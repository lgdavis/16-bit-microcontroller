==> flow/design.v <==
module Reg0(Reg0_in, Reg0_out_to_TRI, Reg0_En, rst, Reg0_out_Tri_EN, Reg0_out_to_BUS);
input [15:0] Reg0_in; 
output reg [15:0] Reg0_out_to_BUS, Reg0_out_to_TRI; 
input Reg0_En, Reg0_out_Tri_EN, rst; 
always @(posedge Reg0_En or posedge rst) 
begin
 if(rst)
  Reg0_out_to_TRI <= 1'b0; 
 else  
  Reg0_out_to_TRI <= Reg0_in;
end 
always @ (Reg0_out_Tri_EN, Reg0_out_to_TRI)
    begin   
      if (Reg0_out_Tri_EN)
        Reg0_out_to_BUS <= Reg0_out_to_TRI;
      else 
        Reg0_out_to_BUS <= 16'bz;
  end
endmodule 
# From RTL to reports: Reg0
# What the tools print for Reg0, step after step.
# Line numbers count from 1 in the design file above.
# Operators carry their Yosys type and port widths (W data, S select, Z words).
# Library cell names are shortened.
# The mark -- stands for no value.
[setup]
top = "Reg0"
clock = "Reg0_En"
cell_library = "sky130hd"
lib_corner = "tt_025C_1v80"

# Word level
# Yosys after proc, flatten, opt, wreduce and memory -nomap, before mapping. Enables and synchronous resets that opt folds into registers are not counted as muxes. Memory bits, and registers merged into a memory's read port (data or address), are not among the register bits. Print and check cells are not counted. Equal cells are merged and count once.
[word_totals]
in_bits = 19
regBits = 16
wordCells = 2
[op_classes]
n_mux = 1
[ops]
columns = ["operator", "n"]
rows = [
  ["$mux W16", 1],
]

# Depth
# Depth = most cells in a row (Yosys ltp): at word level without a register or memory, in the mapped netlist without a sequential cell, where the memories' decode and read muxes count.
[depth]
word_depth = 1
ABC_AREA = 0
mapped_depth = 1
depth_no_buf = 1

# Synthesis result
# Source: synth_stat.txt of the flow (Yosys; design flattened, memories mapped). It holds for the ABC_AREA given above (unset counts as 0); a run with the other value may have another netlist.
# The area totals of this step are shown rounded.
[types]
columns = ["cell", "n", "area_total_um2"]
rows = [
  ["dfrtp_1", 16, 400.384],
  ["buf_4", 16, 120.115],
  ["inv_1", 1, 3.754],
]
[synth_totals]
synth_area_um2 = 524.3
buf_cells = 16
cell_count = 33
seqArea_um2 = 400.4
ffs = 16

# Timing after synthesis
# Source: OpenSTA report_checks on the synthesized netlist (no wires, ideal clock, input and output delay 20% of the period each), path of least setup slack; recovery checks are left aside. Register names are those of the netlist, which keeps one name where synthesis merged equal registers.
[synth_path]
path_type = "register to output"
startpoint = "register Reg0_out_to_TRI[0]"
endpoint = "output port Reg0_out_to_TRI[0]"
slack_ns = 0.071
n_path_buf = 1
out_delay_ns = 0.153
delay_ns = 0.539
arrival_ns = 0.539
period_ns = 0.763
path_stages = 2
synth_period_reached_ns = 0.692
# "delay_ns" is the arrival time less input delay plus setup time.
# At an output port there is no setup time.
# "path_stages": output pins that drive a net of the path, with the launching flip-flop's if there is one; two outputs of one cell count as two.
# "synth_period_reached_ns" = period - worst setup slack (recovery checks aside). The figure is calculated, with input and output delays left at 20% of the set period.
[synth_via]
cell_sequence = "dfrtp_1 -> buf_4"
elab_chain_cells = 0
cells_between = 0
[synth_rtl]
columns = ["element", "line", "rtl"]
rows = [
  ["start, declared", 3, "output reg [15:0] Reg0_out_to_BUS, Reg0_out_to_TRI;"],
  ["start, assigned", 8, "Reg0_out_to_TRI <= 1'b0;"],
  ["start, assigned", 10, "Reg0_out_to_TRI <= Reg0_in;"],
  ["end, declared", 3, ""],
]

# Timing after layout
# Path of least setup slack in the final report of job 1 (OpenROAD, finished layout, wires in). Where an end is a register, its clock arrival counts in the times.
[layout_path]
path_type = "register to output"
startpoint = "register Reg0_out_to_TRI[14]"
endpoint = "output port Reg0_out_to_TRI[14]"
n_path_buf = 1
period_ns = 0.941
arrival_ns = 0.82
out_delay_ns = 0.19
path_stages = 2
slack_ns = -0.06
[layout_via]
cell_sequence = "dfrtp_1 -> buf_2"
elab_chain_cells = 0
cells_between = 0
[layout_rtl]
columns = ["element", "line", "rtl"]
rows = [
  ["start, declared", 3, "output reg [15:0] Reg0_out_to_BUS, Reg0_out_to_TRI;"],
  ["start, assigned", 8, "Reg0_out_to_TRI <= 1'b0;"],
  ["start, assigned", 10, "Reg0_out_to_TRI <= Reg0_in;"],
  ["end, declared", 3, ""],
]

# Stored flow runs of Reg0 (2 of them; Yosys, OpenROAD, sky130hd). They differ in their settings and are not a sequence. Constraints: input delay and output delay 20% of the set period each, output load 0.01 pF.
# "timing.achieved_period_ns": clock period set for the run, less the worst setup slack. It is reckoned from that one timing run; input and output delays stay at 20% of the period that was set.
# "worst_path_allowed_less_slack_ns" = time allowed to the worst setup path (clock period - input delay - output delay, where it has them) - its slack; a late launch clock adds to it, a late capture clock takes from it.
# "final_power_w" rests on the timing tool's default activity at the inputs, not on a simulated workload.
# Values from the reports are rounded here.

[[run]]
name = "job 1"
[run.settings]
period_ns = 0.941
CAP_MARGIN = 20
CORE_MARGIN = 2
CORE_UTILIZATION = 40
SLEW_MARGIN = 20
[run.results]
ys_area_um2 = 524.3
design_die_area_um2 = 1616
finalCellArea_um2 = 822.0
worst_setup_slack_ns = -0.065
timing.setup.tns_ns = -1.423
final_power_w = 0.001373
timing.achieved_period_ns = 1.006
worst_path_allowed_less_slack_ns = 0.82
timing.worst_path_kind = "register to output"

[[run]]
name = "job 2"
[run.settings]
period_ns = 1.44
CORE_UTILIZATION = 63
CORE_ASPECT_RATIO = 1.13
CELL_PAD_IN_SITES_DETAIL_PLACEMENT = 1
TNS_END_PERCENT = 95
GPL_TIMING_DRIVEN = 1
CAP_MARGIN = 20
SLEW_MARGIN = 25
MAX_ROUTING_LAYER = "met5"
CORE_MARGIN = 2
[run.results]
outcome = "incomplete, floorplanning halted on PDN-0185"
